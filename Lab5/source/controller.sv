==> flow/design.v <==
module controller
(
	input wire clk,
	input wire n_rst,
	input wire dr,
	input wire lc,
	input wire overflow,
	output reg cnt_up,
	output reg clear,
	output reg modwait,
	output reg [2:0] op,
	output reg [3:0] src1,
	output reg [3:0] src2,
	output reg [3:0] dest,
	output reg err
);
typedef enum bit [4:0] {IDLE, STORE, ZERO, SORT1, SORT2, SORT3, SORT4, MUL1, ADD1, MUL2, SUB1, MUL3, ADD2, MUL4, SUB2,  EIDLE, COEF1, COEF2, COEF3, COEF4, DUMMY1, DUMMY2, DUMMY3} stateType;
stateType next_state;
stateType current_state;
reg current_mod;
reg next_mod;
always_ff @ (posedge clk, negedge n_rst) begin
	if(n_rst == 0) begin
		current_state <= IDLE;
		current_mod <= 0;
	end
	else begin
		current_state <= next_state;
		current_mod <= next_mod;	
	end
end
always_comb begin
	cnt_up = 0;
	clear = 0;
	op = 3'b000;  
	src1 = 4'd0;
	src2 = 4'd0;
	dest = 4'd0;
	err = 0;
	next_mod = 1;
	if(current_state == IDLE) begin
		next_mod = 0;
	end
	else if(current_state == STORE) begin
		dest = 4'd5;
		op = 3'b010;   
	end
	else if(current_state == ZERO) begin
		cnt_up = 1;
		op = 3'b101;   
		src1 = 0;
		src2 = 0;
		dest = 0;
	end
	else if(current_state == SORT1) begin
		op = 3'b001;   
		src1 = 4'd2;
		dest = 4'd1;
	end
	else if(current_state == SORT2) begin
		op = 3'b001;   
		src1 = 4'd3;
		dest = 4'd2;
	end
	else if(current_state == SORT3) begin
		op = 3'b001;   
		src1 = 4'd4;
		dest = 4'd3;
	end
	else if(current_state == SORT4) begin
		op = 3'b001;   
		src1 = 4'd5;
		dest = 4'd4;
	end
	else if(current_state == MUL1) begin
		op = 3'b110;   
		src1 = 4'd1;
		src2 = 4'd9;
		dest = 4'd10;
	end
	else if(current_state == ADD1) begin
		op = 3'b100;   
		src1 = 4'd0;
		src2 = 4'd10;
		dest = 4'd0;
	end
	else if (current_state == MUL2) begin
		op = 3'b110;   
		src1 = 4'd8;
		src2 = 4'd2;
		dest = 4'd10;
	end
	else if(current_state == SUB1) begin
		op = 3'b101;   
		src2 = 4'd10;
		src1 = 0;
		dest = 0;
	end
	else if(current_state == MUL3) begin
		op = 3'b110;   
		src1 = 4'd3;
		src2 = 4'd7;
		dest = 4'd10;
	end
	else if(current_state == ADD2) begin
		op = 3'b100;   
		src2 = 4'd10;
		src1 = 4'd0;
		dest = 4'd0;
	end
	else if(current_state == MUL4) begin
		op = 3'b110;   
		src1 = 4'd4;
		src2 = 4'd6;
		dest = 4'd10;
	end
	else if(current_state == SUB2) begin
		op = 3'b101;   
		src2 = 4'd10;
		src1 = 4'd0;
		dest = 4'd0;
	end
	else if(current_state == COEF1) begin
		op = 3'b011;   
		dest = 4'd6;
		clear = 1;
	end
	else if(current_state == COEF2) begin
		op = 3'b011;   
		dest = 4'd7;
		clear = 1;
	end
	else if(current_state == COEF3) begin
		op = 3'b011;   
		dest = 4'd8;
		clear = 1;
	end
	else if(current_state == COEF4) begin
		op = 3'b011;   
		dest = 4'd9;
		clear = 1;
	end
	else if(current_state == DUMMY1) begin
		next_mod = 0;
	end
	else if(current_state == DUMMY2) begin
		next_mod = 0;
	end
	else if(current_state == DUMMY3) begin
		next_mod = 0;
	end
	else if(current_state == EIDLE) begin
		err = 1;
		next_mod = 0;
	end
end
always_comb begin
	next_state = current_state;
	case(current_state)
	IDLE: begin
		if(dr == 1) begin
			next_state = STORE;
		end
		else if (lc == 1) begin
			next_state = COEF1;
		end
		else begin
			next_state = IDLE;
		end
	end
	STORE: begin
		if(dr == 0) begin
			next_state = EIDLE;
		end
		else begin
			next_state = ZERO;
		end
	end
	ZERO: begin
		next_state = SORT1;
	end
	SORT1: begin
		next_state = SORT2;
	end
	SORT2: begin
		next_state = SORT3;
	end
	SORT3: begin
		next_state = SORT4;
	end
	SORT4: begin
		next_state = MUL1;
	end
	MUL1: begin
		next_state = SUB1;
	end
	ADD1: begin
		if(overflow == 1) begin
			next_state = EIDLE;
		end
		else begin
			next_state = MUL3;
		end
	end
	MUL2: begin
		next_state = ADD1;
	end
	SUB1: begin
		if(overflow == 1) begin
			next_state = EIDLE;
		end
		else begin
			next_state = MUL2;
		end
	end
	MUL3: begin
		next_state = SUB2;
	end
	ADD2: begin
		if(overflow == 1) begin
			next_state = EIDLE;
		end
		else begin
			next_state = IDLE;
		end
	end
	MUL4: begin
		next_state = ADD2;
	end
	SUB2: begin
		if(overflow == 1) begin
			next_state = EIDLE;
		end
		else begin
			next_state = MUL4;
		end
	end
	COEF1: begin
		next_state = DUMMY1;
	end
	DUMMY1: begin
		if (lc == 1'b1) begin
			next_state = COEF2;
		end
		else begin
			next_state = DUMMY1;
		end
	end
	COEF2: begin
		next_state = DUMMY2;
	end
	DUMMY2: begin
		if (lc == 1'b1) begin
			next_state = COEF3;
		end
		else begin
			next_state = DUMMY2;
		end
	end
	COEF3: begin
		next_state = DUMMY3;
	end
	DUMMY3: begin
		if (lc == 1'b1) begin
			next_state = COEF4;
		end
		else begin
			next_state = DUMMY3;
		end
	end
	COEF4: begin
		next_state = IDLE;
	end
	EIDLE: begin
		if(dr == 1) begin
			next_state = STORE;
		end
		else if (lc == 1) begin
			next_state = COEF1;
		end
		else begin
			next_state = EIDLE;
		end
	end
endcase	
end
assign modwait = current_mod;
endmodule
## Step by step through the tools: controller

The steps from the RTL of controller to its reports follow in flow order.
Lines are those of the file above, counted from 1.
Cell names lack the library's common part.
Not given: -

| design | value |
|---|---|
| top | controller |
| clock port | clk |
| standard-cell library | sky130hd |
| library corner | tt_025C_1v80 |

## Word-level counts

Yosys after proc, flatten, opt, wreduce and memory -nomap, before mapping. Memory bits, and registers merged into a memory's read port (data or address), are not among the register bits. Print and check cells are not counted. Equal cells are merged and count once.

| bit counts | value |
|---|---|
| bits in registers | 6 |
| output and inout bits | 19 |
| elaborated cells | 174 |

| operators by class | value |
|---|---|
| eq/ne operators | 22 |
| muxes and demuxes | 148 |
| reductions and logical operators | 2 |

Operator list:

| kind | number |
|---|---|
| two-way mux 4 bit | 46 |
| case mux 5 bit (select 23 bit) | 1 |
| two-way mux 3 bit | 24 |
| two-way mux 1 bit | 68 |
| == test 5 x 4 -> 1 bit with constant B | 8 |
| == test 5 bit with constant B | 7 |
| nonzero test 23 bit | 1 |
| == test 5 x 3 -> 1 bit with constant B | 4 |
| two-way mux 5 bit | 4 |
| == test 5 x 2 -> 1 bit with constant B | 2 |
| two-way mux 2 bit | 5 |
| == test 5 x 1 -> 1 bit with constant B | 1 |
| logical NOT 5 bit | 1 |

## Logic depth

Yosys ltp: most cells in a row. Word level: on the elaborated netlist, between registers, memories and ports. Mapped: between sequential cells and ports; inverters and the memories' decode and read muxes count.

| logic depth | value |
|---|---|
| depth in word-level cells | 24 |
| ABC_AREA | 0 |
| mapped depth | 6 |

## Synthesis result

The flow's flattened synthesis, as Yosys stat reports it; memories are mapped. The netlist is that of the ABC_AREA named above (0 if unset); the other value can give another one.
Totals and module areas in this step are rounded.

Cell types:

| cell type | number | total area (µm²) |
|---|---|---|
| dfrtp_1 | 23 | 575.552 |
| nor3_1 | 12 | 60.058 |
| nor2_1 | 15 | 56.304 |
| a21oi_1 | 11 | 55.053 |
| inv_1 | 9 | 33.782 |
| nor2b_1 | 5 | 31.28 |
| nor4_1 | 5 | 31.28 |
| dfstp_2 | 1 | 26.275 |
| and2_1 | 4 | 25.024 |
| nor4_2 | 2 | 25.024 |
| a21o_1 | 3 | 22.522 |
| a221o_1 | 2 | 20.019 |
| a31oi_1 | 3 | 18.768 |
| nand2_1 | 5 | 18.768 |
| a311oi_1 | 2 | 17.517 |
| nand3_1 | 3 | 15.014 |
| clkbuf_1 | 3 | 11.261 |
| or3_4 | 1 | 11.261 |

Not listed: further types 18, cells in them 19.

| mapped netlist | value |
|---|---|
| cell count | 128 |
| mapped area | 1190 µm² |
| sequential part of the area | 602 µm² |
| flip-flops | 24 |

## Worst setup path after synthesis

Source: OpenSTA report_checks on the synthesized netlist (no wires, ideal clock, input and output delay 20% of the period each), path of least setup slack; recovery checks are left aside. Register names are those of the netlist, which keeps one name where synthesis merged equal registers.

| path post-synthesis | value |
|---|---|
| path kind | register -> output |
| start | reg current_state |
| end | out clear |
| clock period | 2790 ps |
| time at the first pin | 0 ps |
| arrival | 1514 ps |
| required time | 2232 ps |
| path slack | 718 ps |
| delay of the path | 1514 ps |
| stages | 6 |
| synthesis period reached | 2072 ps |

"delay of the path" is the arrival time less input delay plus setup time.
At an output port there is no setup time.
"stages" counts driving pins, that of a launching flip-flop among them; a cell with two outputs on the path counts twice.
"synthesis period reached" = period - worst setup slack (recovery checks aside). The figure is calculated, with input and output delays left at 20% of the set period.
Where an end lacks its bit number, it is one bit of the signal, or one of the new flip-flops if synthesis recoded a state register.

| between the ends, post-synthesis | value |
|---|---|
| path through | dfstp_2 clkbuf_1 or3_4 nor3_2 nand3_1 nor3_1 |

Ends and longest elaborated chain, post-synthesis:

| item | RTL line | RTL |
|---|---|---|
| from (decl) | 19 | `stateType current_state;` |
| from (assign) | 24 | `current_state <= IDLE;` |
| from (assign) | 28 | `current_state <= next_state;` |
| to (decl) | 9 | `output reg clear,` |

Chain of elaborated cells between the ends: none given.

## Path in the finished layout

Path of least setup slack in the final report of entry B (OpenROAD, finished layout, wires in). Where an end is a register, its clock arrival counts in the times.
The path's times are printed in steps of 10 ps; the period is the one set.

| path after layout | value |
|---|---|
| path kind | register -> output |
| start | reg current_state |
| end | out dest[0] |
| clock period | 2200 ps |
| time at the first pin | 320 ps |
| arrival | 2020 ps |
| required time | 1760 ps |
| path slack | -260 ps |
| stages | 7 |

Where an end lacks its bit number, it is one bit of the signal, or one of the new flip-flops if synthesis recoded a state register.
The rows between start and end are the longest chain of elaborated cells between them; the timing report does not say that the signal goes this way. Where chains are equally long, one stands for them.
A line is the first line of the expression or statement that the cell stems from. Yosys adds cells for indexed reads and writes and turns some case tables into memories.

| between the ends, after layout | value |
|---|---|
| path through | dfrtp_2 nor4_4 nand2_2 o41ai_2 a21oi_1 nor2_1 buf_2 |
| cells in the longest elaborated chain | 20 |
| elaborated cells on any way between the ends | 38 |
| classes of those cells | eq/ne: 18; mux: 19; reduce/logical: 1 |

Ends and longest elaborated chain, after layout:

| item | RTL line | RTL |
|---|---|---|
| from (decl) | 19 | `stateType current_state;` |
| from (assign) | 24 | `current_state <= IDLE;` |
| from (assign) | 28 | `current_state <= next_state;` |
| == test 5 bit | 138 | `else if(current_state == COEF4) begin` |
| two-way mux 4 bit | 138 |  |
| two-way mux 4 bit | 133 | `else if(current_state == COEF3) begin` |
| two-way mux 4 bit | 128 | `else if(current_state == COEF2) begin` |
| two-way mux 4 bit | 123 | `else if(current_state == COEF1) begin` |
| two-way mux 4 bit | 117 | `else if(current_state == SUB2) begin` |
| two-way mux 4 bit | 111 | `else if(current_state == MUL4) begin` |
| [6 not listed] | - |  |
| two-way mux 4 bit | 70 | `else if(current_state == SORT4) begin` |
| two-way mux 4 bit | 65 | `else if(current_state == SORT3) begin` |
| two-way mux 4 bit | 60 | `else if(current_state == SORT2) begin` |
| two-way mux 4 bit | 55 | `else if(current_state == SORT1) begin` |
| two-way mux 4 bit | 48 | `else if(current_state == ZERO) begin` |
| two-way mux 4 bit | 44 | `else if(current_state == STORE) begin` |
| two-way mux 4 bit | 41 | `if(current_state == IDLE) begin` |
| to (decl) | 14 | `output reg [3:0] dest,` |

Measured data: module controller, platform sky130hd, 2 stored runs of the flow under differing settings, order arbitrary. Input and output delays are each 20% of the period that was set; the output load is 0.01 pF.
"time on the worst setup path": the worst setup path's part of the clock period (all of it between registers, 20% less for each end at a port) less its slack. A launch clock that arrives late makes it longer, a capture clock that arrives late makes it shorter.
"time on the worst setup path" is known to 10 ps.
The results are shown rounded.

#### Entry A

| setting | value |
|---|---|
| period_ns | `1.35` |
| CORE_UTILIZATION | `69` |
| SETUP_SLACK_MARGIN | `0.1` |
| PLACE_DENSITY_LB_ADDON | `0.18` |
| CORE_MARGIN | `7` |
| CELL_PAD_IN_SITES_GLOBAL_PLACEMENT | `1` |
| CELL_PAD_IN_SITES_DETAIL_PLACEMENT | `1` |
| GPL_TIMING_DRIVEN | `0` |
| GPL_ROUTABILITY_DRIVEN | `0` |
| CTS_CLUSTER_DIAMETER | `308` |
| MIN_ROUTING_LAYER | `met1` |
| CAP_MARGIN | `20` |
| SLEW_MARGIN | `20` |

Incomplete, placement halted on FLW-0024.

#### Entry B

| setting | value |
|---|---|
| period_ns | `2.2` |
| SETUP_SLACK_MARGIN | `0.25` |
| CAP_MARGIN | `20` |
| CORE_MARGIN | `2` |
| CORE_UTILIZATION | `40` |
| SLEW_MARGIN | `20` |

| result | value |
|---|---|
| time on the worst setup path | 2020 ps |
| worst path kind | register -> output |
| standard-cell area after layout | 2120 µm² |
| mapped cell area after synthesis | 1190 µm² |
| final setup TNS | -1600 ps |
| worst setup slack after layout | -263 ps |
| die area | 3440 µm² |
