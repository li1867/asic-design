==> flow/design.v <==
module flex_counter
  #(
    parameter NUM_CNT_BITS = 4
    )
    (
	input wire clk,
	input wire n_rst,
	input wire clear,
	input wire count_enable,
	input wire [(NUM_CNT_BITS-1):0] rollover_val,
	output reg [(NUM_CNT_BITS-1):0] count_out,
	output reg rollover_flag
    );
	reg [(NUM_CNT_BITS-1):0] current_count;
	reg [(NUM_CNT_BITS-1):0] next_count;
	reg current_rollover_flag;
	reg next_rollover_flag;
	always_ff @ (posedge clk, negedge n_rst) begin
		if( n_rst == 0 ) begin
			current_count <= '0;
			current_rollover_flag <= 1'b0;
		end
		else begin
			current_count <= next_count;
			current_rollover_flag <= next_rollover_flag;
		end
	end
	always_comb begin
		next_count = current_count;
		next_rollover_flag = current_rollover_flag;
		if(clear == 1) begin
	   		next_count = '0;
	  		next_rollover_flag = 0;
		end
		else begin
			if (count_enable == 1) begin
				   	if(next_count == rollover_val - 1) begin
						next_count = current_count + 1;	
						next_rollover_flag = 1'b1;
					end
					else if(next_count >= rollover_val) begin
						next_count = 1;
						next_rollover_flag = 0;
					end
					else begin
						next_rollover_flag = 0;
						next_count = current_count + 1;	
					end
			end
			else begin
				next_count = current_count;
				next_rollover_flag = current_rollover_flag;
			end  
   		end
	end  
	assign count_out = current_count;
	assign rollover_flag = current_rollover_flag;
endmodule
module timer
(
	input wire clk,
	input wire n_rst,
	input wire enable_timer,
	output reg shift_strobe,
	output reg packet_done
);
   reg [3:0]count_out_9;
   reg [3:0]count_out_10;
   flex_counter #(4) A1(.clk(clk), .n_rst(n_rst), .clear(packet_done), .count_enable(shift_strobe), .rollover_val(4'd9), .rollover_flag(packet_done), .count_out(count_out_9));   
   flex_counter #(4) A2(.clk(clk), .n_rst(n_rst), .clear(packet_done), .count_enable(enable_timer), .rollover_val(4'd10), .rollover_flag(shift_strobe),.count_out(count_out_10));   
endmodule
# [From RTL to reports: timer]
# What the tools print for timer, step after step.
# Lines are those of the file above, counted from 1.
# Cell names lack the library's common part.
# Not given: n/a
[setup] top_module="timer" clock="clk" cell_library="sky130hd" corner="tt_025C_1v80"

# [Elaborated design]
# Source: Yosys, flattened and elaborated, memories not mapped. Widths are those after wreduce. Registers that Yosys merges into a memory's read port (data or address) are not register bits. Print and check cells do not count. Equal cells are merged and count once.
[bits] reg_bits=10 in_bits=3 wordCells=26
[op_classes] add_sub_neg=2 compare=2 eq_ne=2 mux=14 reduce_logical=2
[op_table] operator="4-bit 2-to-1 mux" count=8
[op_table] operator="4-bit by 1-bit adder with 4-bit output (second input constant)" count=2
[op_table] operator="4-bit >= comparator (second input constant)" count=2
[op_table] operator="4-bit equality test (second input constant)" count=2
[op_table] operator="1-bit 2-to-1 mux" count=6
[op_table] operator="2-bit nonzero test" count=2

# [Longest topological paths]
# Longest topological path by Yosys (ltp), each cell counted once; first at word level (registers and memories cut), then after technology mapping (sequential cells cut; the memories' decode and read muxes count).
[logic_depth] ltp_word=5 ABC_AREA=0 depth_mapped=5 mapped_depth_nobuf=5

# [Netlist]
# The flow's flattened synthesis, as Yosys stat reports it; memories are mapped. The netlist is that of the ABC_AREA named above (0 if unset); the other value can give another one.
# Totals and module areas in this step are rounded.
[types] cell_type="dfrtp_1" count=10
[types] cell_type="ha_1" count=7
[types] cell_type="o311ai_4" count=1
[types] cell_type="inv_1" count=6
[types] cell_type="nor2_1" count=6
[types] cell_type="nand2b_1" count=3
[types] cell_type="a311oi_1" count=2
[types] cell_type="a41oi_1" count=2
[types] cell_type="o32ai_1" count=2
[types] cell_type="o41ai_2" count=1
[types] cell_type="o21a_1" count=2
[types] cell_type="o21ai_0" count=3
[types] cell_type="nand2_1" count=3
[types] cell_type="a21oi_1" count=2
[types] cell_type="nand4b_1" count=1
[types] cell_type="o2111ai_1" count=1
[types] cell_type="nand3b_1" count=1
[types] cell_type="o211ai_1" count=1
# Not listed: further types 7, cells in them 7.
[synth_totals] stdcells=61 area_um2=619.3 seqArea_um2=250.2 ffs=10 buffers=2
# The figures by module come from a second, unflattened synthesis with its own total; it is not the netlist above.
[unflattened] cells_unflattened=108 hier_area_um2=935.9
# Each row is one instance without its submodules.
[modules] module="flex_counter (NUM_CNT_BITS=4)" n_inst=2 n_cells=53 mod_area_um2=464.2 seq_area_um2=125.1
[modules] module="timer" n_inst=1 n_cells=2 mod_area_um2=7.5 seq_area_um2=0.0

# [Timing after synthesis]
# Path of least setup slack by OpenSTA after synthesis, without wires, with an ideal clock, recovery checks aside; 20% of the period is set as input and as output delay. Where synthesis merged equal registers, the netlist keeps one of their names.
[synth_path] kind="register to register" startpoint="register A1.current_count[0]" endpoint="register A1.current_count[1]" period_ps=1830 setup_ps=135 t_first_pin_ps=0 arrival_time_ps=1104 setup_slack_ps=591 delay_ps=1239 path_stages=6 synth_period_reached_ps=1239
# "delay_ps" = arrival - input delay + setup time.
# "path_stages": output pins that drive a net of the path, with the launching flip-flop's if there is one; two outputs of one cell count as two.
# "synth_period_reached_ps" is the clock period less the worst setup slack; recovery checks do not enter. This is arithmetic on one report: input and output delays are still those of the set period (20% each).
# Between the ends stands the longest chain of elaborated cells between them, by number of cells; it is not shown to be the way that was timed. Of several equally long chains one is given.
# A line is the first line of the expression or statement that the cell stems from. Yosys adds cells for indexed reads and writes and turns some case tables into memories.
[synth_via] cell_sequence="dfrtp_1 -> inv_1 -> ha_1 -> nand2b_1 -> o211ai_1 -> o32ai_1" elab_chain_len=5 cells_between=7 cone_classes="1 x add/sub; 1 x compare; 1 x eq/ne; 4 x mux"
[synth_lines] element="start, declared" line=14 rtl="reg [(NUM_CNT_BITS-1):0] current_count;"
[synth_lines] element="start, assigned" line=20 rtl="current_count <= '0;"
[synth_lines] element="start, assigned" line=24 rtl="current_count <= next_count;"
[synth_lines] element="4-bit by 1-bit adder with 4-bit output" line=47 rtl="next_count = current_count + 1;"
[synth_lines] element="4-bit 2-to-1 mux" line=41 rtl="else if(next_count >= rollover_val) begin"
[synth_lines] element="4-bit 2-to-1 mux" line=37 rtl="if(next_count == rollover_val - 1) begin"
[synth_lines] element="4-bit 2-to-1 mux" line=36 rtl="if (count_enable == 1) begin"
[synth_lines] element="4-bit 2-to-1 mux" line=31 rtl="if(clear == 1) begin"
[synth_lines] element="end, assigned" line=20
[synth_lines] element="end, assigned" line=24
[synth_lines] element="end, declared" line=14

# [Path in the finished layout]
# Path of least setup slack in the final report of run 1 (OpenROAD, finished layout, wires in). Where an end is a register, its clock arrival counts in the times.
# The path's times are printed in steps of 10 ps; the period is the one set.
[layout_path] kind="register to register" startpoint="register A1.current_count[0]" endpoint="register A1.current_count[1]" period_ps=1120 setup_ps=130 t_first_pin_ps=270 arrival_time_ps=1420 setup_slack_ps=-160 path_stages=6
# Between the ends stands the longest chain of elaborated cells between them, by number of cells; it is not shown to be the way that was timed. Of several equally long chains one is given.
[layout_via] cell_sequence="dfrtp_1 -> inv_2 -> ha_4 -> nand2b_4 -> o211ai_1 -> o32ai_1" elab_chain_len=5 cells_between=7 cone_classes="1 x add/sub; 1 x compare; 1 x eq/ne; 4 x mux"
[layout_lines] element="start, declared" line=14 rtl="reg [(NUM_CNT_BITS-1):0] current_count;"
[layout_lines] element="start, assigned" line=20 rtl="current_count <= '0;"
[layout_lines] element="start, assigned" line=24 rtl="current_count <= next_count;"
[layout_lines] element="4-bit by 1-bit adder with 4-bit output" line=47 rtl="next_count = current_count + 1;"
[layout_lines] element="4-bit 2-to-1 mux" line=41 rtl="else if(next_count >= rollover_val) begin"
[layout_lines] element="4-bit 2-to-1 mux" line=37 rtl="if(next_count == rollover_val - 1) begin"
[layout_lines] element="4-bit 2-to-1 mux" line=36 rtl="if (count_enable == 1) begin"
[layout_lines] element="4-bit 2-to-1 mux" line=31 rtl="if(clear == 1) begin"
[layout_lines] element="end, assigned" line=20
[layout_lines] element="end, assigned" line=24
[layout_lines] element="end, declared" line=14

--- measured runs ---
Measured data: module timer, platform sky130hd, 2 stored runs of the flow under differing settings, order arbitrary. Input and output delays are each 20% of the period that was set; the output load is 0.01 pF.
By "worst_path_ps" is meant the share of the clock period that the worst setup path is allowed (20% is reserved at inputs, 20% at outputs), minus its slack. Clock arrival times at its registers enter into it.
"design_power_uw": no workload was simulated; the value follows from the tool's default switching activity.
"worst_path_ps" is given in steps of 10 ps.
Results are given in rounded form.

[flow] run 1: files
==> flow/run.sh <==
#!/bin/bash
# the make line also repeats the synthesis and layout settings of config.mk as NAME=value (left out here)
make -C /OpenROAD-flow-scripts/flow DESIGN_CONFIG=/design/flow/config.mk WORK_HOME=/design/flow/orfs CLKGATE_MAP_FILE= finish
==> flow/config.mk <==
export PLATFORM = sky130hd
export DESIGN_NAME = timer
export DESIGN_NICKNAME = timer
export VERILOG_FILES = /design/flow/design.v
export SDC_FILE = /design/flow/constraint.sdc
export NUM_CORES = 4
export LEC_CHECK = 0
export CAP_MARGIN = 20
export CELL_PAD_IN_SITES_DETAIL_PLACEMENT = 0
export CORE_MARGIN = 2
export CORE_UTILIZATION = 52
export CTS_CLUSTER_DIAMETER = 185
export CTS_CLUSTER_SIZE = 23
export HOLD_SLACK_MARGIN = -0.03
export MAX_ROUTING_LAYER = met5
export PLACE_DENSITY_LB_ADDON = 0.2
export SETUP_SLACK_MARGIN = 0.33
export SLEW_MARGIN = 20
export TNS_END_PERCENT = 70
==> flow/constraint.sdc <==
create_clock -name core_clock -period 1.12 [get_ports {clk}]
set_input_delay 0.2240 -clock core_clock [delete_from_list [all_inputs] [get_ports {clk}]]
set_output_delay 0.2240 -clock core_clock [all_outputs]
set_load 0.01 [all_outputs]

[flow] run 1: metrics
[metrics] post_route_util_frac = 0.775
[metrics] worst_path_ps = 1280
[metrics] worst_path_kind = register to register
[metrics] final_cell_area_um2 = 860.8
[metrics] design_die_area_um2 = 1483
[metrics] synth_chip_area_um2 = 619.3
[metrics] final_setup_ws_ps = -158
[metrics] design_power_uw = 2282

[flow] run 2: files
==> flow/run.sh <==
#!/bin/bash
# the make line also repeats the synthesis and layout settings of config.mk as NAME=value (left out here)
make -C /OpenROAD-flow-scripts/flow DESIGN_CONFIG=/design/flow/config.mk WORK_HOME=/design/flow/orfs CLKGATE_MAP_FILE= finish
==> flow/config.mk <==
export PLATFORM = sky130hd
export DESIGN_NAME = timer
export DESIGN_NICKNAME = timer
export VERILOG_FILES = /design/flow/design.v
export SDC_FILE = /design/flow/constraint.sdc
export NUM_CORES = 4
export LEC_CHECK = 0
export CAP_MARGIN = 0
export CELL_PAD_IN_SITES_GLOBAL_PLACEMENT = 3
export CORE_ASPECT_RATIO = 0.67
export CORE_MARGIN = 2
export CORE_UTILIZATION = 28
export CTS_CLUSTER_SIZE = 70
export PLACE_DENSITY_LB_ADDON = 0.14
export SETUP_SLACK_MARGIN = -0.05
export SLEW_MARGIN = 25
==> flow/constraint.sdc <==
create_clock -name core_clock -period 0.916 [get_ports {clk}]
set_input_delay 0.1832 -clock core_clock [delete_from_list [all_inputs] [get_ports {clk}]]
set_output_delay 0.1832 -clock core_clock [all_outputs]
set_load 0.01 [all_outputs]

[flow] run 2: metrics
[metrics] design_power_uw = 3461
[metrics] design_die_area_um2 = 2612
[metrics] final_cell_area_um2 = 1040
[metrics] post_route_util_frac = 0.516
[metrics] final_setup_ws_ps = -368
[metrics] worst_path_ps = 1280
[metrics] worst_path_kind = register to register
[metrics] synth_chip_area_um2 = 619.3
--- end ---
